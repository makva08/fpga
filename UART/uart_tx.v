==> flow/design.v <==
module FreqDiv #(
	parameter divideBy = 1
)(
	input reg refClk,
	output reg outClk = 0
);
int count = 1;
always @(posedge refClk)
begin
	if(2 * count == divideBy || 2 * count == divideBy + 1) 
	begin
		count <= 1;
		outClk <= 1;
	end
	else begin count <= count + 1;
		outClk <= 0; end
end
endmodule
module uart_tx(
	input CLOCK_50,
	input [1:0]KEY,
	input [3:0] SW,
	output reg tx
	);	
	 reg [1:0] state=0;
    parameter S0 = 2'b00;
    parameter S1 = 2'b01;
    parameter S2 = 2'b10;
    parameter S3 = 2'b11;
	 reg [7:0] DATA;
	 parameter START_BIT=0;
	 reg PARITY_BIT=0;
	 reg STOP_BIT =1;
	 parameter BAUD_RATE=1000;
	 FreqDiv #(.divideBy( 50000 / BAUD_RATE)) FD (.refClk(CLOCK_50), .outClk(txClk));
	 reg [3:0] i = 0;
	 reg [10:0] pack;
	 reg [1:0] keyreg, keyregpp; 
	 wire flag1trig,flag0trig;
	 assign flag1trig=~keyreg[1] && keyregpp[1];
	 assign flag0trig=~keyreg[0] && keyregpp[0];
    always @ (posedge CLOCK_50) begin
		 keyreg<=KEY;
		 keyregpp<=keyreg; 
		 case (state)
			 S0: 	begin
					i=0;
					if (flag1trig) DATA[3:0]<=SW; 
					if (flag0trig) state <= S1;
					end
			 S1:  begin
					if (flag1trig) DATA[7:4]<=SW;
					PARITY_BIT <= ~(^ DATA);
					if (flag0trig) state <= S2;
					end
			 S2:  begin
					pack[0] <=START_BIT;
					pack[8:1] <=DATA;
					pack[9] <=PARITY_BIT;
					pack[10] <=STOP_BIT;
					if (flag0trig) state <= S3;
					end
			S3:	begin
					if (txClk==1)
						if (i<10) begin i<=i+1;
							tx<=pack[i]; end
					if (flag0trig) state <= S0;
					end
			 default: state = S0;
		endcase
	 end
endmodule
From RTL to reports: uart_tx
Tool output for the design above, in the order of the flow.
Line numbers count from 1 in the design file above.
Operators: Yosys type, input widths -> output width; for muxes data width and select width s.
Library cell names are shortened.
{"block": "inputs", "top": "uart_tx", "clock": "CLOCK_50", "lib": "sky130hd", "lib_corner": "tt_025C_1v80"}

Word level
Counts by Yosys on the flattened word-level netlist (proc, flatten, opt, wreduce; memories kept). Register bits leave out memories and registers merged into their read ports (data or address). Print and check cells are left out. Cells with the same type and inputs are merged into one.
{"block": "word_totals", "word_cells": 49, "in_bits": 7, "clocked_rd_ports_x_width": 0, "ramBits": 0, "out_inout_bits": 1, "regBits": 62, "romBits": 0, "latchBits": 0, "memories": 0}
{"block": "classes", "logic": 4, "addsub": 2, "eq_ne": 10, "cmp": 1, "n_reduce_logical": 10, "n_shift": 1, "n_mux": 9, "multipliers": 0, "div_mod_pow": 0}
{"block": "ops", "op": "$add 32x2->32 const B", "count": 1}
{"block": "ops", "op": "$eq 31x6->1 const B", "count": 1}
{"block": "ops", "op": "$shiftx 11x4->1", "count": 1}
{"block": "ops", "op": "$ne 2x2->1 const B", "count": 5}
{"block": "ops", "op": "$reduce_xor 8->1", "count": 1}
{"block": "ops", "op": "$pmux 4 s2", "count": 1}
{"block": "ops", "op": "$pmux 2 s4", "count": 1}
{"block": "ops", "op": "$mux 4", "count": 2}
{"block": "ops", "op": "$mux 2", "count": 4}
{"block": "ops", "op": "$reduce_and 3->1", "count": 2}
{"block": "ops", "op": "$not 1->1", "count": 4}
{"block": "ops", "op": "$eq 2x2->1 const B", "count": 2}
{"block": "ops", "op": "$reduce_and 2->1", "count": 2}
{"block": "ops", "op": "$add 4x1->4 const B", "count": 1}
{"block": "ops", "op": "$lt 4x4->1 const B", "count": 1}
{"block": "ops", "op": "$reduce_and 4->1", "count": 1}
{"block": "ops", "op": "$logic_and 1x1->1", "count": 2}
{"block": "ops", "op": "$eq 2x1->1 const B", "count": 1}
{"block": "ops", "op": "$ne 2x1->1 const B", "count": 1}
{"block": "ops", "op": "$logic_not 2->1", "count": 1}
{"block": "ops", "op": "$reduce_or 2->1", "count": 1}
{"block": "ops", "op": "$mux 1", "count": 1}

Longest topological paths
Longest topological path by Yosys (ltp), each cell counted once; first at word level (registers and memories cut), then after technology mapping (sequential cells cut; the memories' decode and read muxes count).
{"block": "depth", "depth_word": 4, "ABC_AREA": 0, "depth_mapped": 6, "mapped_depth_nobuf": 6}

After synthesis
Source: synth_stat.txt of the flow (Yosys; design flattened, memories mapped). It holds for the ABC_AREA given above (unset counts as 0); a run with the other value may have another netlist.
The area totals of this step are shown rounded.
{"block": "by_type", "cell_type": "edfxtp_1", "count": 25, "area_total_um2": 750.72}
{"block": "by_type", "cell_type": "dfxtp_1", "count": 36, "area_total_um2": 720.691}
{"block": "by_type", "cell_type": "xnor2_1", "count": 23, "area_total_um2": 201.443}
{"block": "by_type", "cell_type": "xor2_1", "count": 15, "area_total_um2": 131.376}
{"block": "by_type", "cell_type": "ha_1", "count": 7, "area_total_um2": 87.584}
{"block": "by_type", "cell_type": "nand4_4", "count": 3, "area_total_um2": 63.811}
{"block": "by_type", "cell_type": "nor2_1", "count": 12, "area_total_um2": 45.043}
{"block": "by_type", "cell_type": "nand2_1", "count": 11, "area_total_um2": 41.29}
{"block": "by_type", "cell_type": "nand3_1", "count": 8, "area_total_um2": 40.038}
{"block": "by_type", "cell_type": "inv_1", "count": 10, "area_total_um2": 37.536}
{"block": "by_type", "cell_type": "nor4_1", "count": 6, "area_total_um2": 37.536}
{"block": "by_type", "cell_type": "nor4_2", "count": 3, "area_total_um2": 37.536}
{"block": "by_type", "cell_type": "and4_1", "count": 4, "area_total_um2": 35.034}
{"block": "by_type", "cell_type": "nor3_1", "count": 7, "area_total_um2": 35.034}
{"block": "by_type", "cell_type": "nand4_1", "count": 4, "area_total_um2": 25.024}
{"block": "by_type", "cell_type": "mux4_2", "count": 1, "area_total_um2": 22.522}
{"block": "by_type", "cell_type": "nand3b_1", "count": 3, "area_total_um2": 22.522}
{"block": "by_type", "cell_type": "nor4_4", "count": 1, "area_total_um2": 21.27}
Other cell types: 18; their cells: 27.
{"block": "mapped", "seqArea_um2": 1470, "stdcells": 206, "flip_flops": 61, "mapped_area_um2": 2540, "buffers": 4}
The figures by module come from a second, unflattened synthesis with its own total; it is not the netlist above.
{"block": "unflattened", "hier_cells": 199, "hier_area_um2": 2480}
Each row is one instance without its submodules.
{"block": "by_module", "mod": "FreqDiv (divideBy=50)", "mod_area_um2": 1340, "n_cells": 131, "n_inst": 1, "mod_seq_area_um2": 641}
{"block": "by_module", "mod": "uart_tx", "mod_area_um2": 1140, "n_cells": 68, "n_inst": 1, "mod_seq_area_um2": 831}

Path before layout
Path of least setup slack by OpenSTA after synthesis, without wires, with an ideal clock, recovery checks aside; 20% of the period is set as input and as output delay. Where synthesis merged equal registers, the netlist keeps one of their names.
{"block": "synth_path", "path_kind": "register to register", "from": "reg state[0]", "to": "reg state[0]", "t_arrival_ns": 1.330, "stages": 5, "t_first_pin_ns": 0.000, "delay_ns": 1.672, "setup_ns": 0.342, "period_ns": 2.04, "setup_slack_ns": 0.368, "required_time_ns": 1.698, "path_buffers": 0, "synth_period_reached_ns": 1.672}
"delay_ns" = arrival - input delay + setup time.
"stages" counts driving pins, that of a launching flip-flop among them; a cell with two outputs on the path counts twice.
"synth_period_reached_ns" = period - worst setup slack (recovery checks aside). The figure is calculated, with input and output delays left at 20% of the set period.
The rows between start and end are the longest chain of elaborated cells between them; the timing report does not say that the signal goes this way. Where chains are equally long, one stands for them.
A line is the first line of the expression or statement that the cell stems from. Yosys adds cells for indexed reads and writes and turns some case tables into memories.
A register here has more assigning lines than the two given.
Only ways into the end's enable, where the timed path ends, are counted here.
{"block": "synth_between", "cell_sequence": "edfxtp_1 inv_1 ha_1 or2_2 o32ai_1", "elab_chain_len": 3, "cone_cells": 9, "lines_between": 1, "classes_between": "eq/ne: 7; reduce/logical: 2"}
{"block": "synth_rtl", "element": "from (decl)", "line_no": 25, "source": "reg [1:0] state=0;"}
{"block": "synth_rtl", "element": "from (assign)", "line_no": 49, "source": "if (flag0trig) state <= S1;"}
{"block": "synth_rtl", "element": "from (assign)", "line_no": 54, "source": "if (flag0trig) state <= S2;"}
{"block": "synth_rtl", "element": "$logic_not 2->1", "line_no": 45, "source": "case (state)"}
{"block": "synth_rtl", "element": "$ne 2x2->1"}
{"block": "synth_rtl", "element": "$reduce_and 4->1"}
{"block": "synth_rtl", "element": "to (assign)", "line_no": 49}
{"block": "synth_rtl", "element": "to (assign)", "line_no": 54}
{"block": "synth_rtl", "element": "to (decl)", "line_no": 25}

Worst path after layout
From the final timing report of record 1: the path of least setup slack in the routed layout; clock arrival at registers is part of the times.
{"block": "layout_path", "path_kind": "register to register", "from": "reg state[0]", "to": "reg state[0]", "period_ns": 1.83, "setup_ns": 0.33, "required_time_ns": 1.83, "t_arrival_ns": 1.66, "t_first_pin_ns": 0.33, "stages": 5, "setup_slack_ns": 0.17, "path_buffers": 0}
The rows between start and end are the longest chain of elaborated cells between them; the timing report does not say that the signal goes this way. Where chains are equally long, one stands for them.
A register here has more assigning lines than the two given.
Only ways into the end's enable, where the timed path ends, are counted here.
{"block": "layout_between", "cell_sequence": "edfxtp_1 inv_1 ha_1 or2_2 o32ai_1", "elab_chain_len": 3, "cone_cells": 9, "lines_between": 1, "classes_between": "eq/ne: 7; reduce/logical: 2"}
{"block": "layout_rtl", "element": "from (decl)", "line_no": 25, "source": "reg [1:0] state=0;"}
{"block": "layout_rtl", "element": "from (assign)", "line_no": 49, "source": "if (flag0trig) state <= S1;"}
{"block": "layout_rtl", "element": "from (assign)", "line_no": 54, "source": "if (flag0trig) state <= S2;"}
{"block": "layout_rtl", "element": "$logic_not 2->1", "line_no": 45, "source": "case (state)"}
{"block": "layout_rtl", "element": "$ne 2x2->1"}
{"block": "layout_rtl", "element": "$reduce_and 4->1"}
{"block": "layout_rtl", "element": "to (assign)", "line_no": 49}
{"block": "layout_rtl", "element": "to (assign)", "line_no": 54}
{"block": "layout_rtl", "element": "to (decl)", "line_no": 25}

FLOW RESULTS
============

Below are 2 stored runs of the flow (Yosys, OpenROAD; platform sky130hd) on uart_tx, each with its settings and what was measured, unordered. Constraints: input delay and output delay 20% of the set period each, output load 0.01 pF.
"achieved_clock_period_ns" means the clock period less the worst setup slack. The figure is calculated, with input and output delays left at 20% of the set period.
By "fin_power_w" is meant OpenSTA's value without simulated activity: inputs other than the clock are taken to toggle once in ten clock periods, and the tool carries that through the logic.
The results are shown rounded.

Record 1
==> flow/run.sh <==
#!/bin/bash
# the make line also repeats the synthesis and layout settings of config.mk as NAME=value (left out here)
make -C /OpenROAD-flow-scripts/flow DESIGN_CONFIG=/design/flow/config.mk WORK_HOME=/design/flow/orfs CLKGATE_MAP_FILE= finish
==> flow/config.mk <==
export PLATFORM = sky130hd
export DESIGN_NAME = uart_tx
export DESIGN_NICKNAME = uart_tx
export VERILOG_FILES = /design/flow/design.v
export SDC_FILE = /design/flow/constraint.sdc
export NUM_CORES = 4
export LEC_CHECK = 0
export CAP_MARGIN = 20
export CORE_MARGIN = 2
export CORE_UTILIZATION = 48
export SLEW_MARGIN = 20
==> flow/constraint.sdc <==
create_clock -name core_clock -period 1.83 [get_ports {CLOCK_50}]
set_input_delay 0.3660 -clock core_clock [delete_from_list [all_inputs] [get_ports {CLOCK_50}]]
set_output_delay 0.3660 -clock core_clock [all_outputs]
set_load 0.01 [all_outputs]

==> results of record 1, as JSON <==
{
  "fin_tns_ns": 0.000,
  "worst_hold_slack_ns": 0.359,
  "fin_power_w": 0.0036,
  "utilization_pct": 57.1,
  "worstSetupSlack_ns": 0.166,
  "final_die_area_um2": 5900,
  "achieved_clock_period_ns": 1.664,
  "post_synth_area_um2": 2540
}

Record 2
==> flow/run.sh <==
#!/bin/bash
# the make line also repeats the synthesis and layout settings of config.mk as NAME=value (left out here)
make -C /OpenROAD-flow-scripts/flow DESIGN_CONFIG=/design/flow/config.mk WORK_HOME=/design/flow/orfs CLKGATE_MAP_FILE= finish
==> flow/config.mk <==
export PLATFORM = sky130hd
export DESIGN_NAME = uart_tx
export DESIGN_NICKNAME = uart_tx
export VERILOG_FILES = /design/flow/design.v
export SDC_FILE = /design/flow/constraint.sdc
export NUM_CORES = 4
export LEC_CHECK = 0
export ABC_AREA = 0
export CAP_MARGIN = 20
export CORE_ASPECT_RATIO = 1.91
export CORE_MARGIN = 8
export CORE_UTILIZATION = 52
export CTS_CLUSTER_DIAMETER = 321
export GPL_TIMING_DRIVEN = 0
export MAX_ROUTING_LAYER = met4
export PLACE_DENSITY_LB_ADDON = 0.05
export SETUP_SLACK_MARGIN = 0.28
export SLEW_MARGIN = 20
==> flow/constraint.sdc <==
create_clock -name core_clock -period 1.77 [get_ports {CLOCK_50}]
set_input_delay 0.3540 -clock core_clock [delete_from_list [all_inputs] [get_ports {CLOCK_50}]]
set_output_delay 0.3540 -clock core_clock [all_outputs]
set_load 0.01 [all_outputs]

==> results of record 2, as JSON <==
{
  "fin_tns_ns": 0.000,
  "worst_hold_slack_ns": 0.371,
  "fin_power_w": 0.00373,
  "utilization_pct": 68.6,
  "worstSetupSlack_ns": 0.244,
  "final_die_area_um2": 7510,
  "achieved_clock_period_ns": 1.526,
  "post_synth_area_um2": 2540
}
