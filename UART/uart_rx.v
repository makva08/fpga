==> flow/design.v <==
module FreqDiv #(
	parameter divideBy = 1
)(
	input reg refClk,
	output reg outClk = 0
);
int count = 1;
always @(posedge refClk)
begin
	if(2 * count == divideBy || 2 * count == divideBy + 1) 
	begin
		count <= 1;
		outClk <= 1;
	end
	else begin count <= count + 1;
		outClk <= 0; end
end
endmodule
module uart_rx(
	input CLOCK_50,
	input rx,
	output reg [7:0] LED);
	reg [10:0] received = 0;    
	FreqDiv #(.divideBy( 50000 / 1000)) FD (.refClk(CLOCK_50), .outClk(rxClk));
	reg [1:0] state=0;
   parameter Idle = 2'b00;
   parameter Opa = 2'b01;
	reg [3:0] k = 0;
	integer i; 
	always @ (posedge CLOCK_50) begin
		case (state)
			Idle: 	begin
						k <= 0;
						LED <= 0;
						if (rx == 0) state <= Opa;
						end
			Opa: 		begin
						received[k] <= rx;	
						if (rxClk) begin
							if (k<11)
								k<=k+1; end								
						if (~(^received[8:1]) == received[1]) LED[7:0] <= received[8:1];
						else LED[7:0] <= 8'b11111111;
						if (k >= 11) state <= Idle;					
						end	
		endcase	
	end 
endmodule
=== Step by step through the tools: uart_rx ===
What the tools print for uart_rx, step after step.
Lines are those of the file above, counted from 1.
Operators carry their Yosys type and port widths (W data, S select, Z words).
Cell names lack the library's common part.
Not given: --

* Top: uart_rx
* Clock input: CLOCK_50
* Cell library: sky130hd
* Timing corner: tt_025C_1v80

=== Word level ===
Source: Yosys, flattened and elaborated, memories not mapped. Widths are those after wreduce. Registers that Yosys merges into a memory's read port (data or address) are not register bits. Print and check cells do not count. Equal cells are merged and count once.

* Multipliers: 0
* Add/subtract/negate cells: 3
* Multiplexer cells: 9
* Div/mod/pow operators: 0
* Equal/unequal tests: 7
* Bitwise gates (word level): 4
* Shifts and indexed selects: 2
* Magnitude comparators: 2
* Reductions and logical operators: 5

{| class="wikitable"
|+ Operators with widths
! cell !! number
|-
| $add A32 B2 Y32 const B || 1
|-
| $eq A31 B6 Y1 const B || 1
|-
| $pmux W8 S2 || 1
|-
| $shift A1 B5 Y11 || 1
|-
| $shift A1 B5 Y11 const A || 1
|-
| $and A11 B11 Y11 || 1
|-
| $or A11 B11 Y11 || 1
|-
| $not A11 Y11 || 1
|-
| $reduce_xor A8 Y1 || 1
|-
| $pmux W4 S2 || 1
|-
| $mux W8 || 1
|-
| $mux W4 || 2
|-
| $ne A2 B2 Y1 const B || 3
|-
| $reduce_and A3 Y1 || 2
|-
| $neg A4 Y5 || 1
|-
| $add A4 B1 Y4 const B || 1
|-
| $ge A4 B4 Y1 const B || 1
|-
| $lt A4 B4 Y1 const B || 1
|-
| $pmux W2 S2 || 1
|-
| $mux W2 || 2
|-
| $eq A2 B1 Y1 const B || 1
|-
| $ne A2 B1 Y1 const B || 1
|-
| $logic_not A2 Y1 || 1
|-
| $reduce_bool A2 Y1 || 1
|-
| $eq A1 B1 Y1 || 1
|-
| $not A1 Y1 || 1
|-
| $mux W1 || 1
|}

* ROM bits: 0
* RAM bits: 0
* Word-level cells: 38
* Memory cells: 0
* Register bits after elaboration: 58
* Latch bits: 0
* Output and inout bits: 8
* Word width x clocked read ports: 0

=== Logic depth ===
Longest topological path by Yosys (ltp), each cell counted once; first at word level (registers and memories cut), then after technology mapping (sequential cells cut; the memories' decode and read muxes count).

* Depth in word-level cells: 5
* ABC_AREA: 0
* Mapped depth: 7
* Gate-level depth less buffers: 6

=== After synthesis ===
The flow's flattened synthesis, as Yosys stat reports it; memories are mapped. The netlist is that of the ABC_AREA named above (0 if unset); the other value can give another one.
The area totals of this step are shown rounded.

* Flip-flop cells: 53
* Cell area after synthesis: 2,439 um^2
* Cells in the netlist: 242
* Sequential area: 1,191 um^2

{| class="wikitable"
|+ Cell types
! cell !! number
|-
| dfxtp_1 || 40
|-
| edfxtp_1 || 13
|-
| xnor2_1 || 19
|-
| xor2_1 || 19
|-
| nor2_1 || 30
|-
| ha_1 || 8
|-
| nand3_1 || 15
|-
| nand2_1 || 17
|-
| nor3_1 || 10
|-
| o2bb2ai_1 || 5
|-
| nor4_1 || 6
|-
| nand4_1 || 5
|-
| nor3_2 || 3
|-
| and4_1 || 3
|-
| inv_1 || 7
|-
| and3_1 || 4
|-
| buf_6 || 2
|-
| mux2_2 || 2
|}

Not listed: further types 22, cells in them 34.
By module: a second synthesis without flattening, with its own total; a netlist apart from the flattened one above.

* Cell total of the unflattened synthesis: 230
* Area (unflattened synthesis): 2,430 um^2

Each row is one instance without its submodules.

{| class="wikitable"
|+ Modules
! module !! cells !! times used !! area (um^2)
|-
| FreqDiv #(divideBy=50) || 131 || 1 || 1,335
|-
| uart_rx || 99 || 1 || 1,095
|}

=== Timing after synthesis ===
Path of least setup slack by OpenSTA after synthesis, without wires, with an ideal clock, recovery checks aside; 20% of the period is set as input and as output delay. Where synthesis merged equal registers, the netlist keeps one of their names.

* Kind: register to register
* Start: register k[0]
* End: register received[4]
* Setup time: 0.260 ns
* Slack: 0.283 ns
* Stages: 8
* Path delay: 2.207 ns
* Arrival time: 1.947 ns
* Clock period: 2.49 ns
* Synthesis period reached: 2.207 ns

"path delay" = arrival - input delay + setup time.
"stages" counts driving pins, that of a launching flip-flop among them; a cell with two outputs on the path counts twice.
"synthesis period reached" = period - worst setup slack (recovery checks aside). The figure is calculated, with input and output delays left at 20% of the set period.
Between the ends stands the longest chain of elaborated cells between them, by number of cells; it is not shown to be the way that was timed. Of several equally long chains one is given.
A line is the first line of the expression or statement that the cell stems from. Yosys adds cells for indexed reads and writes and turns some case tables into memories.

* Cells stage by stage: edfxtp_1 -> clkbuf_1 -> inv_1 -> ha_1 -> or2_2 -> o31ai_1 -> nand2_1 -> mux2_2
* Length of the longest elaborated chain: 5

{| class="wikitable"
|+ Ends and longest elaborated chain, post-synthesis
! item !! line !! text
|-
| start: declaration || 28 || <nowiki>reg [3:0] k = 0;</nowiki>
|-
| start: assignment || 33 || <nowiki>k <= 0;</nowiki>
|-
| start: assignment || 41 || <nowiki>k<=k+1; end</nowiki>
|-
| $neg A4 Y5 || 38 || <nowiki>received[k] <= rx;</nowiki>
|-
| $shift A1 B5 Y11 || 38 ||
|-
| $not A11 Y11 || 38 ||
|-
| $and A11 B11 Y11 || 38 ||
|-
| $or A11 B11 Y11 || 38 ||
|-
| end: assignment || 38 ||
|-
| end: declaration || 23 || <nowiki>reg [10:0] received = 0;</nowiki>
|}

=== Path in the finished layout ===
Path of least setup slack in the final report of run A (OpenROAD, finished layout, wires in). Where an end is a register, its clock arrival counts in the times.

* Kind: register to register
* Start: register k[0]
* End: register received[4]
* Setup time: 0.24 ns
* Stages: 7
* Slack: -0.24 ns
* Clock period: 1.47 ns
* Arrival time: 1.78 ns

Between the ends stands the longest chain of elaborated cells between them, by number of cells; it is not shown to be the way that was timed. Of several equally long chains one is given.

* Cells stage by stage: edfxtp_1 -> buf_4 -> nor3_1 -> buf_4 -> o31ai_4 -> nand2_1 -> mux2_2
* Length of the longest elaborated chain: 5

{| class="wikitable"
|+ Ends and longest elaborated chain, after layout
! item !! line !! text
|-
| start: declaration || 28 || <nowiki>reg [3:0] k = 0;</nowiki>
|-
| start: assignment || 33 || <nowiki>k <= 0;</nowiki>
|-
| start: assignment || 41 || <nowiki>k<=k+1; end</nowiki>
|-
| $neg A4 Y5 || 38 || <nowiki>received[k] <= rx;</nowiki>
|-
| $shift A1 B5 Y11 || 38 ||
|-
| $not A11 Y11 || 38 ||
|-
| $and A11 B11 Y11 || 38 ||
|-
| $or A11 B11 Y11 || 38 ||
|-
| end: assignment || 38 ||
|-
| end: declaration || 23 || <nowiki>reg [10:0] received = 0;</nowiki>
|}

## Implementation results

Stored flow runs of uart_rx (2 of them; Yosys, OpenROAD, sky130hd). They differ in their settings and are not a sequence. Constraints: input delay and output delay 20% of the set period each, output load 0.01 pF.
"achieved clock period" is the run's clock period less its worst setup slack. It is reckoned from that one timing run; input and output delays stay at 20% of the period that was set.
"worst setup path time": the worst setup path's part of the clock period (all of it between registers, 20% less for each end at a port) less its slack. A launch clock that arrives late makes it longer, a capture clock that arrives late makes it shorter.
By "power" is meant OpenSTA's value without simulated activity: inputs other than the clock are taken to toggle once in ten clock periods, and the tool carries that through the logic.
Values from the reports are rounded here.

Run A
==> flow/run.sh <==
#!/bin/bash
# the make line also repeats the synthesis and layout settings of config.mk as NAME=value (left out here)
make -C /OpenROAD-flow-scripts/flow DESIGN_CONFIG=/design/flow/config.mk WORK_HOME=/design/flow/orfs CLKGATE_MAP_FILE= finish
==> flow/config.mk <==
export PLATFORM = sky130hd
export DESIGN_NAME = uart_rx
export DESIGN_NICKNAME = uart_rx
export VERILOG_FILES = /design/flow/design.v
export SDC_FILE = /design/flow/constraint.sdc
export NUM_CORES = 4
export LEC_CHECK = 0
export CAP_MARGIN = 20
export CORE_MARGIN = 2
export CORE_UTILIZATION = 29
export CTS_CLUSTER_SIZE = 27
export GPL_TIMING_DRIVEN = 1
export MAX_ROUTING_LAYER = met4
export PLACE_DENSITY = 0.95
export SLEW_MARGIN = 30
==> flow/constraint.sdc <==
create_clock -name core_clock -period 1.47 [get_ports {CLOCK_50}]
set_input_delay 0.2940 -clock core_clock [delete_from_list [all_inputs] [get_ports {CLOCK_50}]]
set_output_delay 0.2940 -clock core_clock [all_outputs]
set_load 0.01 [all_outputs]

==> results of run A <==
chip area after synthesis (Yosys): 2,439 um^2
die area: 9,158 um^2
standard-cell area of the final layout: 3,521 um^2
worst setup slack after layout: -0.243 ns
total negative slack: -3.459 ns
power: 4,334 µW
achieved clock period: 1.713 ns
worst setup path time: 1.71 ns
worst setup path kind: register to register

Run B
==> flow/run.sh <==
#!/bin/bash
# the make line also repeats the synthesis and layout settings of config.mk as NAME=value (left out here)
make -C /OpenROAD-flow-scripts/flow DESIGN_CONFIG=/design/flow/config.mk WORK_HOME=/design/flow/orfs CLKGATE_MAP_FILE= finish
==> flow/config.mk <==
export PLATFORM = sky130hd
export DESIGN_NAME = uart_rx
export DESIGN_NICKNAME = uart_rx
export VERILOG_FILES = /design/flow/design.v
export SDC_FILE = /design/flow/constraint.sdc
export NUM_CORES = 4
export LEC_CHECK = 0
export ABC_AREA = 0
export CAP_MARGIN = 10
export CELL_PAD_IN_SITES_DETAIL_PLACEMENT = 0
export CELL_PAD_IN_SITES_GLOBAL_PLACEMENT = 0
export CORE_MARGIN = 10
export CORE_UTILIZATION = 28
export CTS_CLUSTER_DIAMETER = 267
export GPL_TIMING_DRIVEN = 0
export MIN_ROUTING_LAYER = met2
export PLACE_DENSITY_LB_ADDON = 0.2
export SETUP_SLACK_MARGIN = -0.13
export SLEW_MARGIN = 20
==> flow/constraint.sdc <==
create_clock -name core_clock -period 2.74 [get_ports {CLOCK_50}]
set_input_delay 0.5480 -clock core_clock [delete_from_list [all_inputs] [get_ports {CLOCK_50}]]
set_output_delay 0.5480 -clock core_clock [all_outputs]
set_load 0.01 [all_outputs]

==> results of run B <==
chip area after synthesis (Yosys): 2,439 um^2
die area: 12,840 um^2
standard-cell area of the final layout: 2,775 um^2
worst setup slack after layout: 0.162 ns
total negative slack: 0.000 ns
power: 2,175 µW
achieved clock period: 2.578 ns
worst setup path time: 2.58 ns
worst setup path kind: register to register
